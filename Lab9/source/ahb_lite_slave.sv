==> flow/design.v <==
module ahb_lite_slave (
    input  wire         clk, n_rst,
    output reg          data_ready,
    output wire  [15:0] sample_data,
    output wire         new_coefficient_set,
    output wire  [15:0] fir_coefficient,
    input  wire  [1:0]  coefficient_num,
    input  wire         modwait,
    input  wire  [15:0] fir_out,
    input  wire         err,
    input  wire         hsel,
    input  wire  [3:0]  haddr,
    input  wire         hsize,
    input  wire  [1:0]  htrans,
    input  wire         hwrite,
    input  wire  [15:0] hwdata,
    output logic [15:0] hrdata,
    output logic        hresp
);
localparam NON_SEQ = 2'd2;
localparam IDLE    = 2'd0;
reg [15:0] new_sample;
reg [15:0] F0;
reg [15:0] F1;
reg [15:0] F2;
reg [15:0] F3;
reg [7:0]  new_coeff_confirm;
logic [5:0] wsel_even;
logic [4:0] wsel_odd;
reg [5:0] delay_wsel_even;
reg [4:0] delay_wsel_odd;
logic [2:0] rsel_even;
logic [2:0] rsel_odd;
reg [2:0] delay_rsel_odd;
reg [2:0] delay_rsel_even;
reg [1:0] delay_htrans;
reg [2:0] delay_haddr;
reg delay_hsize;
logic [3:0] shifted_haddr;
always_comb begin
    wsel_even = '0;
    wsel_odd  = '0;
    rsel_even = '0;
    rsel_odd  = '0;
    hresp = 0;
    shifted_haddr = '0;
    if (hsel && hwrite && htrans == NON_SEQ) begin
        if ((hsize == 0 && haddr == 4'hf) || haddr == 4'h0 || haddr == 4'h1 || haddr == 4'h2 || haddr == 4'h3)
            hresp = 1;
        else begin
            shifted_haddr = haddr - 4'h4;
            if (hsize == 1) begin
                wsel_even[shifted_haddr[3:1]] = 1'b1;
                if (haddr != 4'hf) begin
                    wsel_odd[shifted_haddr[3:1]] = 1'b1;
                end
            end
            else if (hsize == 0 && haddr[0] == 0) 
                wsel_even[shifted_haddr[3:1]] = 1'b1;
            else if (hsize == 0 && haddr[0] == 1)
                wsel_odd[shifted_haddr[3:1]]  = 1'b1;
        end
    end
    else if (hsel && !hwrite && htrans == NON_SEQ) begin
        if (hsize == 0 && haddr == 4'hf)
            hresp = 1;
        else begin
            rsel_even = haddr[3:1];
            rsel_odd  = haddr[3:1];
        end
    end
end
always_ff @ (posedge clk, negedge n_rst) begin
    if (n_rst == 0) begin
        delay_wsel_even <= '0;
        delay_wsel_odd  <= '0;
        delay_rsel_odd  <= '0;
        delay_rsel_even <= '0;
        delay_htrans <= '0;
        delay_hsize <= '0;
        delay_haddr <= '0;
    end
    else begin
        delay_wsel_even <= wsel_even;
        delay_wsel_odd  <= wsel_odd;
        delay_rsel_odd <= rsel_odd;
        delay_rsel_even <= rsel_even;
        delay_htrans <= htrans;
        delay_hsize <= hsize;
        delay_haddr <= haddr;
    end
end
logic [15:0] nxt_new_sample, nxt_F0, nxt_F1, nxt_F2, nxt_F3;
always_comb begin
    nxt_new_sample[7:0]  = delay_wsel_even[0] == 1 ? hwdata[7:0] : new_sample[7:0];   
    nxt_new_sample[15:8] = delay_wsel_odd[0] == 1 ? hwdata[15:8] : new_sample[15:8];  
    nxt_F0[7:0]  = delay_wsel_even[1] == 1 ? hwdata[7:0] : F0[7:0];   
    nxt_F0[15:8] = delay_wsel_odd[1] == 1 ? hwdata[15:8] : F0[15:8];  
    nxt_F1[7:0]  = delay_wsel_even[2] == 1 ? hwdata[7:0] : F1[7:0];   
    nxt_F1[15:8] = delay_wsel_odd[2] == 1 ? hwdata[15:8] : F1[15:8];  
    nxt_F2[7:0]  = delay_wsel_even[3] == 1 ? hwdata[7:0] : F2[7:0];   
    nxt_F2[15:8] = delay_wsel_odd[3] == 1 ? hwdata[15:8] : F2[15:8];  
    nxt_F3[7:0]  = delay_wsel_even[4] == 1 ? hwdata[7:0] : F3[7:0];   
    nxt_F3[15:8] = delay_wsel_odd[4] == 1 ? hwdata[15:8] : F3[15:8];  
end
always_ff @ (posedge clk, negedge n_rst) begin
    if (n_rst == 0) begin
        new_sample <= '0;
        F0 <= '0;
        F1 <= '0;
        F2 <= '0;
        F3 <= '0;
    end
    else begin
        new_sample <= nxt_new_sample;
        F0 <= nxt_F0;
        F1 <= nxt_F1;
        F2 <= nxt_F2;
        F3 <= nxt_F3;
    end
end
logic [7:0] nxt_new_coeff_confirm;
always_comb begin
    nxt_new_coeff_confirm = new_coeff_confirm;
    if (delay_wsel_even[3'h5] == 1)
        nxt_new_coeff_confirm = hwdata[7:0];
    else if (coefficient_num == 2'd3 && modwait == 1)
        nxt_new_coeff_confirm = '0;
end
always_ff @ (posedge clk, negedge n_rst) begin
    if (n_rst == 0)
        new_coeff_confirm <= '0;
    else
        new_coeff_confirm <= nxt_new_coeff_confirm;
end
assign sample_data = new_sample;
assign fir_coefficient = coefficient_num == 2'd0 ? F0 :
                         coefficient_num == 2'd1 ? F1 :
                         coefficient_num == 2'd2 ? F2 : F3;
assign new_coefficient_set = new_coeff_confirm[0];
logic nxt_data_ready;
always_comb begin
    nxt_data_ready = data_ready;
    if (delay_wsel_even[0] == 1'b1 || delay_wsel_odd[0] == 1'b1)
        nxt_data_ready = 1;
    else if (modwait == 1)
        nxt_data_ready = 0;
end
always_ff @ (posedge clk, negedge n_rst) begin
    if (n_rst == 0)
        data_ready <= 0;
    else
        data_ready <= nxt_data_ready;
end
wire [7:0] upper, lower;
assign lower = delay_rsel_even == 3'd0 ? {7'b0, modwait | new_coefficient_set} :
               delay_rsel_even == 3'd1 ? fir_out[7:0] :
               delay_rsel_even == 3'd2 ? sample_data[7:0] :
               delay_rsel_even == 3'd3 ? F0[7:0] :
               delay_rsel_even == 3'd4 ? F1[7:0] :
               delay_rsel_even == 3'd5 ? F2[7:0] :
               delay_rsel_even == 3'd6 ? F3[7:0] : new_coeff_confirm;
assign upper = delay_rsel_odd  == 3'd0 ? {7'b0, err} :
               delay_rsel_odd  == 3'd1 ? fir_out[15:8] :
               delay_rsel_odd  == 3'd2 ? sample_data[15:8] :
               delay_rsel_odd  == 3'd3 ? F0[15:8] :
               delay_rsel_odd  == 3'd4 ? F1[15:8] :
               delay_rsel_odd  == 3'd5 ? F2[15:8] :
               delay_rsel_odd  == 3'd6 ? F3[15:8] : 8'd0;
always_comb begin
    hrdata = '0;
    if (delay_htrans == NON_SEQ) begin
        if (delay_hsize == 1)
            hrdata = {upper, lower};
        else if (delay_hsize == 0 && delay_haddr[0] == 0)  
            hrdata = {8'b0, lower};
        else if (delay_hsize == 0 && delay_haddr[0] == 1)  
            hrdata = {8'b0, upper};
    end
end
endmodule
# Reports on ahb_lite_slave
# Tool output for the design above, in the order of the flow.
# Line numbers count from 1 in the design file above.
# Cell names lack the library's common part.
# Not given: --
# inputs
top	ahb_lite_slave
clk_port	clk
library	sky130hd
pvt_corner	tt_025C_1v80

# Word level
# Yosys after proc, flatten, opt, wreduce and memory -nomap, before mapping. Memory bits, and registers merged into a memory's read port (data or address), are not among the register bits. Print and check cells are not counted.
# word_totals
register_bits	107
in_bits	47
word_cells	106
# classes
equal	16
shift	2
reduce_logical	21
bitwise	5
muxes	42
add_sub_neg	2
# op_table
operator	n
8-bit 2-to-1 mux	18
16-bit 2-to-1 mux	5
5-bit 2-to-1 mux	6
6-bit 2-to-1 mux	4
1-bit logical AND	10
3-bit == test with constant B	3
3-bit 2-to-1 mux	3
2-bit == test with constant B	4
4-bit by 2-bit == test with 1-bit output with constant B	2
1-bit by 4-bit variable shift with 6-bit output with constant A	1
3-bit by 2-bit == test with 1-bit output with constant B	2
1-bit 2-to-1 mux	6
1-bit logical OR	5
1-bit by 4-bit variable shift with 5-bit output with constant A	1
1-bit inverter	4
2-bit nonzero test	2
3-bit negation with 4-bit output	1
4-bit by 1-bit == test with 1-bit output with constant B	1
4-bit by 3-bit subtractor with 4-bit output with constant B	1
4-bit == test with constant B	1
4-bit != test with constant B	1
4-bit zero test	1
3-bit by 1-bit == test with 1-bit output with constant B	1
3-bit zero test	1
2-bit by 1-bit == test with 1-bit output with constant B	1
2-bit zero test	1
1-bit OR	1
1-bit zero test	1

# Longest topological paths
# Depth = most cells in a row (Yosys ltp): at word level without a register or memory, in the mapped netlist without a sequential cell, where the memories' decode and read muxes count.
# depth
ltp_word	12
ABC_AREA	0
ltp_mapped	8
depth_no_buf	6

# After synthesis
# Yosys stat after the flow's synthesis: flattened, memories mapped to cells. It holds for the ABC_AREA given above (unset counts as 0); a run with the other value may have another netlist.
# Totals and module areas in this step are rounded.
# synth_totals
ff_cells	107
seq_area_um2	2680
stdcells	419
n_buf	31
mapped_area_um2	5500
# types
cell_type	n
dfrtp_1	107
mux2_2	86
mux4_2	23
mux2i_1	17
a21oi_1	18
ha_1	7
nor2_1	22
a22o_1	9
clkbuf_1	20
a221o_1	7
o32ai_1	8
nand2_1	17
a211oi_1	8
o211ai_1	7
and2_1	6
buf_6	3
inv_1	9
nor2b_1	5
# Other cell types: 25; their cells: 40.

# Timing after synthesis
# OpenSTA on the mapped netlist: ideal clock, no wires. The path of least setup slack (recovery checks aside). Input and output delay are each 20% of the period. Register names are those of the netlist, which keeps one name where synthesis merged equal registers.
# synth_timing
path_type	input-to-output
from	input coefficient_num[0]
to	output fir_coefficient[10]
stages	3
arrival_ns	1.669
output_delay_ns	0.570
required_ns	2.280
t_first_pin_ns	0.570
delay_ns	1.099
clock_period_ns	2.85
in_delay_ns	0.570
setup_slack_ns	0.611
synth_period_reached_ns	2.239
# "delay_ns" = arrival - input delay + setup time.
# A path that ends at an output port has no setup time.
# "stages": output pins that drive a net of the path, with the launching flip-flop's if there is one; two outputs of one cell count as two.
# "synth_period_reached_ns" = period - worst setup slack (recovery checks aside). The figure is calculated, with input and output delays left at 20% of the set period.
# The rows between start and end are the longest chain of elaborated cells between them; the timing report does not say that the signal goes this way. Where chains are equally long, one stands for them.
# Each line given opens the expression or statement behind the cell; cells for indexed reads and writes are added by Yosys, which also makes memories of some case tables.
# synth_between
path_cell_list	buf_2 > buf_2 > mux4_2
elab_chain_cells	4
cone_cells	6
cone_lines	3
# synth_lines
item	line	source
start: declaration	7	input  wire  [1:0]  coefficient_num,
2-bit == test	139	coefficient_num == 2'd2 ? F2 : F3;
16-bit 2-to-1 mux	139
16-bit 2-to-1 mux	138	coefficient_num == 2'd1 ? F1 :
16-bit 2-to-1 mux	137	assign fir_coefficient = coefficient_num == 2'd0 ? F0 :
end: declaration	6	output wire  [15:0] fir_coefficient,

# Path in the finished layout
# Path of least setup slack in the final report of record 2 (OpenROAD, finished layout, wires in). Where an end is a register, its clock arrival counts in the times.
# layout_timing
path_type	reg-to-output
from	register delay_rsel_odd[0]
to	output hrdata[5]
stages	7
arrival_ns	2.06
setup_slack_ns	-0.30
required_ns	1.76
output_delay_ns	0.44
clock_period_ns	2.2
t_first_pin_ns	0.35
# The rows between start and end are the longest chain of elaborated cells between them; the timing report does not say that the signal goes this way. Where chains are equally long, one stands for them.
# layout_between
path_cell_list	dfrtp_2 > buf_6 > buf_12 > mux4_2 > a21oi_2 > o32ai_2 > buf_2
elab_chain_cells	12
cone_cells	25
# layout_lines
item	line	source
start: declaration	34	reg [2:0] delay_rsel_odd;
start: assignment	77	delay_rsel_odd  <= '0;
start: assignment	86	delay_rsel_odd <= rsel_odd;
3-bit == test	169	delay_rsel_odd  == 3'd6 ? F3[15:8] : 8'd0;
8-bit 2-to-1 mux	169
8-bit 2-to-1 mux	168	delay_rsel_odd  == 3'd5 ? F2[15:8] :
8-bit 2-to-1 mux	167	delay_rsel_odd  == 3'd4 ? F1[15:8] :
8-bit 2-to-1 mux	166	delay_rsel_odd  == 3'd3 ? F0[15:8] :
8-bit 2-to-1 mux	165	delay_rsel_odd  == 3'd2 ? sample_data[15:8] :
8-bit 2-to-1 mux	164	delay_rsel_odd  == 3'd1 ? fir_out[15:8] :
8-bit 2-to-1 mux	163	assign upper = delay_rsel_odd  == 3'd0 ? {7'b0, err} :
8-bit 2-to-1 mux	177	else if (delay_hsize == 0 && delay_haddr[0] == 1)
8-bit 2-to-1 mux	175	else if (delay_hsize == 0 && delay_haddr[0] == 0)
16-bit 2-to-1 mux	173	if (delay_hsize == 1)
16-bit 2-to-1 mux	172	if (delay_htrans == NON_SEQ) begin
end: declaration	17	output logic [15:0] hrdata,

Subject: flow runs of ahb_lite_slave

Hi,

Settings and measured results of 2 stored flow runs for module ahb_lite_slave (sky130hd), not sorted in any way. The constraints put input and output delay at 20% of the set period each and load the outputs with 0.01 pF.
"worst_path_allowed_less_slack_ns" is the time allowed to the run's worst setup path (the clock period less input and output delay, where it has them) less its slack. Clock arrival times count: a late capture clock shortens it, a late launch clock lengthens it.
"totalPower_uw" is the tool's figure for a default switching activity; nothing was simulated.
Results are given in rounded form.

Record 1, flow files:
==> flow/run.sh <==
#!/bin/bash
# the make line also repeats the synthesis and layout settings of config.mk as NAME=value (left out here)
make -C /OpenROAD-flow-scripts/flow DESIGN_CONFIG=/design/flow/config.mk WORK_HOME=/design/flow/orfs CLKGATE_MAP_FILE= finish
==> flow/config.mk <==
export PLATFORM = sky130hd
export DESIGN_NAME = ahb_lite_slave
export DESIGN_NICKNAME = ahb_lite_slave
export VERILOG_FILES = /design/flow/design.v
export SDC_FILE = /design/flow/constraint.sdc
export NUM_CORES = 4
export LEC_CHECK = 0
export ABC_AREA = 1
export CAP_MARGIN = 40
export CELL_PAD_IN_SITES_GLOBAL_PLACEMENT = 3
export CORE_MARGIN = 6
export CORE_UTILIZATION = 55
export CTS_CLUSTER_SIZE = 37
export GPL_ROUTABILITY_DRIVEN = 0
export PLACE_DENSITY_LB_ADDON = 0.14
export SETUP_SLACK_MARGIN = 0.02
export SLEW_MARGIN = 20
export TNS_END_PERCENT = 60
==> flow/constraint.sdc <==
create_clock -name core_clock -period 1.43 [get_ports {clk}]
set_input_delay 0.2860 -clock core_clock [delete_from_list [all_inputs] [get_ports {clk}]]
set_output_delay 0.2860 -clock core_clock [all_outputs]
set_load 0.01 [all_outputs]

Record 1: no final report: placement broke off with FLW-0024

Record 2, flow files:
==> flow/run.sh <==
#!/bin/bash
# the make line also repeats the synthesis and layout settings of config.mk as NAME=value (left out here)
make -C /OpenROAD-flow-scripts/flow DESIGN_CONFIG=/design/flow/config.mk WORK_HOME=/design/flow/orfs CLKGATE_MAP_FILE= finish
==> flow/config.mk <==
export PLATFORM = sky130hd
export DESIGN_NAME = ahb_lite_slave
export DESIGN_NICKNAME = ahb_lite_slave
export VERILOG_FILES = /design/flow/design.v
export SDC_FILE = /design/flow/constraint.sdc
export NUM_CORES = 4
export LEC_CHECK = 0
export CAP_MARGIN = 20
export CELL_PAD_IN_SITES_GLOBAL_PLACEMENT = 3
export CORE_MARGIN = 2
export CORE_UTILIZATION = 37
export GPL_TIMING_DRIVEN = 1
export MAX_ROUTING_LAYER = met5
export SETUP_SLACK_MARGIN = -0.03
export SLEW_MARGIN = 20
export TNS_END_PERCENT = 95
==> flow/constraint.sdc <==
create_clock -name core_clock -period 2.2 [get_ports {clk}]
set_input_delay 0.4400 -clock core_clock [delete_from_list [all_inputs] [get_ports {clk}]]
set_output_delay 0.4400 -clock core_clock [all_outputs]
set_load 0.01 [all_outputs]

==> results of record 2, as CSV <==
result,value
yosys_chip_area_um2,5500
total_die_area_um2,15900
final_cell_area_um2,7690
util_pct,52.9
fin_ws_ns,-0.298
total_negative_slack_ns,-3.18
totalPower_uw,4690
worst_path_allowed_less_slack_ns,2.06
worst_setup_path_type,"reg-to-output"

Regards

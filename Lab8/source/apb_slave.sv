==> flow/design.v <==
module apb_slave (
	input 	           clk, n_rst, data_ready, 
	input 	           overrun_error, framing_error, psel, penable, pwrite,
	input       [2:0]  paddr,
	input       [7:0]  rx_data, pwdata,
	output reg         data_read,
	output reg	   	   pslverr,
	output reg  [7:0]  prdata,
	output wire [3:0]  data_size,
	output wire [13:0] bit_period
);
reg [7:0] data_status, nxt_data_status;
reg [7:0] error_status, nxt_error_status;
reg [7:0] data, nxt_data;
reg [7:0] bit_period_msb, nxt_bit_period_msb;
reg [7:0] bit_period_lsb, nxt_bit_period_lsb;
reg [7:0] data_size_reg, nxt_data_size;
reg [7:0] nxt_prdata;
reg nxt_data_read;
reg nxt_pslverr;
always_comb begin
	nxt_data_status  = {7'b0, data_ready};
	nxt_error_status = {6'b0, overrun_error, framing_error};
	nxt_data         = rx_data;
	if (data_size == 3'd5)
		nxt_data = rx_data >> 3;
	else if (data_size == 3'd7)
		nxt_data = rx_data >> 1;
	nxt_bit_period_msb = bit_period_msb;
	nxt_bit_period_lsb = bit_period_lsb;
	nxt_data_size      = data_size_reg;
	nxt_prdata = 8'b0;
	nxt_data_read = 1'b0;
	pslverr = 1'b0;
	if (psel && pwrite) begin
		case (paddr)
			3'd2: nxt_bit_period_lsb = pwdata;
			3'd3: nxt_bit_period_msb = pwdata;
			3'd4: nxt_data_size      = pwdata;
			default: if (penable) pslverr = 1'b1;
		endcase
	end
	else if (psel && !pwrite) begin
		case (paddr)
			3'd0: nxt_prdata = data_status;
			3'd1: nxt_prdata = error_status;
			3'd2: nxt_prdata = bit_period_lsb;
			3'd3: nxt_prdata = bit_period_msb;
			3'd4: nxt_prdata = data_size_reg;
			3'd6: begin
				nxt_prdata = data;
				nxt_data_read = 1'b1;
				nxt_data_status = 8'b0;
			end
			default: if (penable) pslverr = 1'b1;
		endcase
	end
end
always_ff @ (posedge clk, negedge n_rst) begin
	if (n_rst == 1'b0) begin
		data_status <= '0;
		error_status <= '0;
		data <= '0;
		bit_period_msb <= '0;
		bit_period_lsb <= '0;
		data_size_reg  <= '0;
		prdata <= '0;
		data_read <= '0;
	end
	else begin
		data_status <= nxt_data_status;
		error_status <= nxt_error_status;
		data <= nxt_data;
		bit_period_msb <= nxt_bit_period_msb;
		bit_period_lsb <= nxt_bit_period_lsb;
		data_size_reg <= nxt_data_size;
		prdata <= nxt_prdata;
		data_read <= nxt_data_read;
	end
end
assign bit_period = {bit_period_msb[5:0], bit_period_lsb};
assign data_size  = data_size_reg[3:0];
endmodule
# Step by step through the tools: apb_slave
# The steps from the RTL of apb_slave to its reports follow in flow order.
# Lines are those of the file above, counted from 1.
# Library cell names are shortened.
# Not given: -
[inputs] design="apb_slave" clock_port="clk" cell_library="sky130hd" lib_corner="tt_025C_1v80"

# Word-level counts
# Counts by Yosys on the flattened word-level netlist (proc, flatten, opt, wreduce; memories kept). Register bits leave out memories and registers merged into their read ports (data or address); mux counts leave out enables and synchronous resets folded into registers. Print and check cells are left out. Cells with the same type and inputs are merged into one.
[classes] mux=16 equal=7 reduce_and_logical=9
[ops] operator="8-bit case mux with 6-bit select" count=1
[ops] operator="8-bit 2-to-1 mux" count=4
[ops] operator="1-bit 2-to-1 mux" count=11
[ops] operator="4-bit by 3-bit == test with 1-bit output (second input constant)" count=2
[ops] operator="2-bit AND reduction" count=3
[ops] operator="3-bit by 2-bit == test with 1-bit output (second input constant)" count=2
[ops] operator="3-bit == test (second input constant)" count=2
[ops] operator="6-bit OR reduction" count=1
[ops] operator="3-bit by 1-bit == test with 1-bit output (second input constant)" count=1
[ops] operator="3-bit zero test" count=1
[ops] operator="3-bit OR reduction" count=1
[ops] operator="1-bit logical AND" count=2
[ops] operator="1-bit zero test" count=1
[bits] out_inout_bits=28 reg_bits=44 wordCells=40 inputBits=27

# Logic depth
# Longest topological path by Yosys (ltp), each cell counted once; first at word level (registers and memories cut), then after technology mapping (sequential cells cut; the memories' decode and read muxes count).
[logic_depth] ltp_word=5 abc_area=0 mapped_depth=6 ltp_nobuf=3

# Synthesis result
# Yosys stat after the flow's synthesis: flattened, memories mapped to cells. It holds for the ABC_AREA given above (unset counts as 0); a run with the other value may have another netlist.
[mapped] flip_flops=44 buf_cells=19 area_mm2=0.0020695 cell_count=160 seqArea_mm2=0.0011011
[types] cell_type="dfrtp_1" count=44 type_area_um2=1.1E+03
[types] cell_type="mux2i_1" count=21 type_area_um2=210.202
[types] cell_type="mux2_2" count=16 type_area_um2=180.173
[types] cell_type="mux2_4" count=8 type_area_um2=120.115
[types] cell_type="buf_4" count=11 type_area_um2=82.579
[types] cell_type="and2_1" count=7 type_area_um2=43.792
[types] cell_type="nand2_1" count=10 type_area_um2=37.536
[types] cell_type="o22ai_1" count=6 type_area_um2=37.536
[types] cell_type="o21ai_0" count=7 type_area_um2=35.034
[types] cell_type="buf_6" count=3 type_area_um2=33.782
[types] cell_type="mux4_2" count=1 type_area_um2=22.522
[types] cell_type="a211oi_1" count=2 type_area_um2=15.014
[types] cell_type="buf_2" count=3 type_area_um2=15.014
[types] cell_type="o21a_1" count=2 type_area_um2=15.014
[types] cell_type="nand2b_4" count=1 type_area_um2=13.763
[types] cell_type="nand2b_1" count=2 type_area_um2=12.512
[types] cell_type="nor2b_1" count=2 type_area_um2=12.512
[types] cell_type="a21oi_1" count=2 type_area_um2=10.01
# Not listed: further types 11, cells in them 12.

# Worst setup path after synthesis
# Path of least setup slack by OpenSTA after synthesis, without wires, with an ideal clock, recovery checks aside; 20% of the period is set as input and as output delay. Where synthesis merged equal registers, the netlist keeps one of their names.
[synth_timing] path_type="input to output" from="input port paddr[1]" to="output port pslverr" clock_period_ns=2.54 path_delay_ns=0.751 arrival_ns=1.259 driving_pins=5 in_delay_ns=0.508 path_buffers=2 path_slack_ns=0.773 t_first_pin_ns=0.508 out_delay_ns=0.508 required_ns=2.032 synth_period_reached_ns=1.767
# "path_delay_ns" is the arrival time less input delay plus setup time.
# A path that ends at an output port has no setup time.
# "driving_pins" counts driving pins, that of a launching flip-flop among them; a cell with two outputs on the path counts twice.
# "synth_period_reached_ns" is the clock period less the worst setup slack; recovery checks do not enter. This is arithmetic on one report: input and output delays are still those of the set period (20% each).
# The rows between start and end are the longest chain of elaborated cells between them; the timing report does not say that the signal goes this way. Where chains are equally long, one stands for them.
# A line is the first line of the expression or statement that the cell stems from. Yosys adds cells for indexed reads and writes and turns some case tables into memories.
[synth_via] cell_sequence="buf_4 -> buf_2 -> a21oi_1 -> mux2i_1 -> and3_1" elab_chain_cells=5 cone_cells=12 cone_classes="eq/ne (5); mux (4); reduce/logical (3)"
[synth_rtl] item="start: declaration" line=4 text="input [2:0] paddr,"
[synth_rtl] item="3-bit == test" line=44 text="case (paddr)"
[synth_rtl] item="6-bit OR reduction"
[synth_rtl] item="1-bit 2-to-1 mux" line=44
[synth_rtl] item="1-bit 2-to-1 mux" line=43 text="else if (psel && !pwrite) begin"
[synth_rtl] item="1-bit 2-to-1 mux" line=35 text="if (psel && pwrite) begin"
[synth_rtl] item="end: declaration" line=7 text="output reg pslverr,"

# Timing after layout
# Path of least setup slack in the final report of stored run 1 (OpenROAD, finished layout, wires in). Where an end is a register, its clock arrival counts in the times.
[layout_timing] path_type="input to register" from="input port paddr[2]" to="register data_size_reg[7]" in_delay_ns=0.37 clock_period_ns=1.84 required_ns=2.02 arrival_ns=1.97 t_first_pin_ns=0.37 path_slack_ns=0.05 path_buffers=3 driving_pins=6 setup_ns=0.11
# The rows between start and end are the longest chain of elaborated cells between them; the timing report does not say that the signal goes this way. Where chains are equally long, one stands for them.
[layout_via] cell_sequence="clkdlybuf4s50_1 -> buf_6 -> nand2b_4 -> or3_1 -> buf_4 -> mux2_4" elab_chain_cells=2 cone_cells=2 cone_classes="eq/ne (1); reduce/logical (1)"
[layout_rtl] item="start: declaration" line=4 text="input [2:0] paddr,"
[layout_rtl] item="3-bit == test" line=36 text="case (paddr)"
[layout_rtl] item="2-bit AND reduction"
[layout_rtl] item="end: assignment" line=66 text="data_size_reg <= '0;"
[layout_rtl] item="end: assignment" line=76 text="data_size_reg <= nxt_data_size;"
[layout_rtl] item="end: declaration" line=17 text="reg [7:0] data_size_reg, nxt_data_size;"

Module apb_slave, platform sky130hd: 2 stored runs of the flow (Yosys, OpenROAD) with differing settings, in no particular order. Input and output delays are each 20% of the period that was set; the output load is 0.01 pF.
By "period_less_ws_ns" is meant the clock period of the run minus its worst setup slack. This is arithmetic on one report: input and output delays are still those of the set period (20% each).
By "fin_power_mw" is meant OpenSTA's value without simulated activity: inputs other than the clock are taken to toggle once in ten clock periods, and the tool carries that through the logic.

[flow] stored run 1: files
==> flow/run.sh <==
#!/bin/bash
# the make line also repeats the synthesis and layout settings of config.mk as NAME=value (left out here)
make -C /OpenROAD-flow-scripts/flow DESIGN_CONFIG=/design/flow/config.mk WORK_HOME=/design/flow/orfs CLKGATE_MAP_FILE= finish
==> flow/config.mk <==
export PLATFORM = sky130hd
export DESIGN_NAME = apb_slave
export DESIGN_NICKNAME = apb_slave
export VERILOG_FILES = /design/flow/design.v
export SDC_FILE = /design/flow/constraint.sdc
export NUM_CORES = 4
export LEC_CHECK = 0
export CAP_MARGIN = 20
export CORE_MARGIN = 2
export CORE_UTILIZATION = 47
export SLEW_MARGIN = 20
==> flow/constraint.sdc <==
create_clock -name core_clock -period 1.84 [get_ports {clk}]
set_input_delay 0.3680 -clock core_clock [delete_from_list [all_inputs] [get_ports {clk}]]
set_output_delay 0.3680 -clock core_clock [all_outputs]
set_load 0.01 [all_outputs]

[flow] stored run 1: metrics
[metrics] yosys_chip_area_mm2 = 0.0020695
[metrics] total_die_area_mm2 = 0.0049498
[metrics] final_cell_area_mm2 = 0.0027576
[metrics] setup_ws_ns = 0.049
[metrics] tns_setup_ns = 0.000
[metrics] fin_power_mw = 2.574
[metrics] period_less_ws_ns = 1.791

[flow] stored run 2: files
==> flow/run.sh <==
#!/bin/bash
# the make line also repeats the synthesis and layout settings of config.mk as NAME=value (left out here)
make -C /OpenROAD-flow-scripts/flow DESIGN_CONFIG=/design/flow/config.mk WORK_HOME=/design/flow/orfs CLKGATE_MAP_FILE= finish
==> flow/config.mk <==
export PLATFORM = sky130hd
export DESIGN_NAME = apb_slave
export DESIGN_NICKNAME = apb_slave
export VERILOG_FILES = /design/flow/design.v
export SDC_FILE = /design/flow/constraint.sdc
export NUM_CORES = 4
export LEC_CHECK = 0
export ABC_AREA = 0
export CAP_MARGIN = 20
export CORE_MARGIN = 2
export CORE_UTILIZATION = 70
export CTS_CLUSTER_DIAMETER = 273
export GPL_TIMING_DRIVEN = 0
export PLACE_DENSITY = 0.38
export SLEW_MARGIN = 15
==> flow/constraint.sdc <==
create_clock -name core_clock -period 1.7 [get_ports {clk}]
set_input_delay 0.3400 -clock core_clock [delete_from_list [all_inputs] [get_ports {clk}]]
set_output_delay 0.3400 -clock core_clock [all_outputs]
set_load 0.01 [all_outputs]

[flow] stored run 2: did not finish, placement stopped with GPL-0301
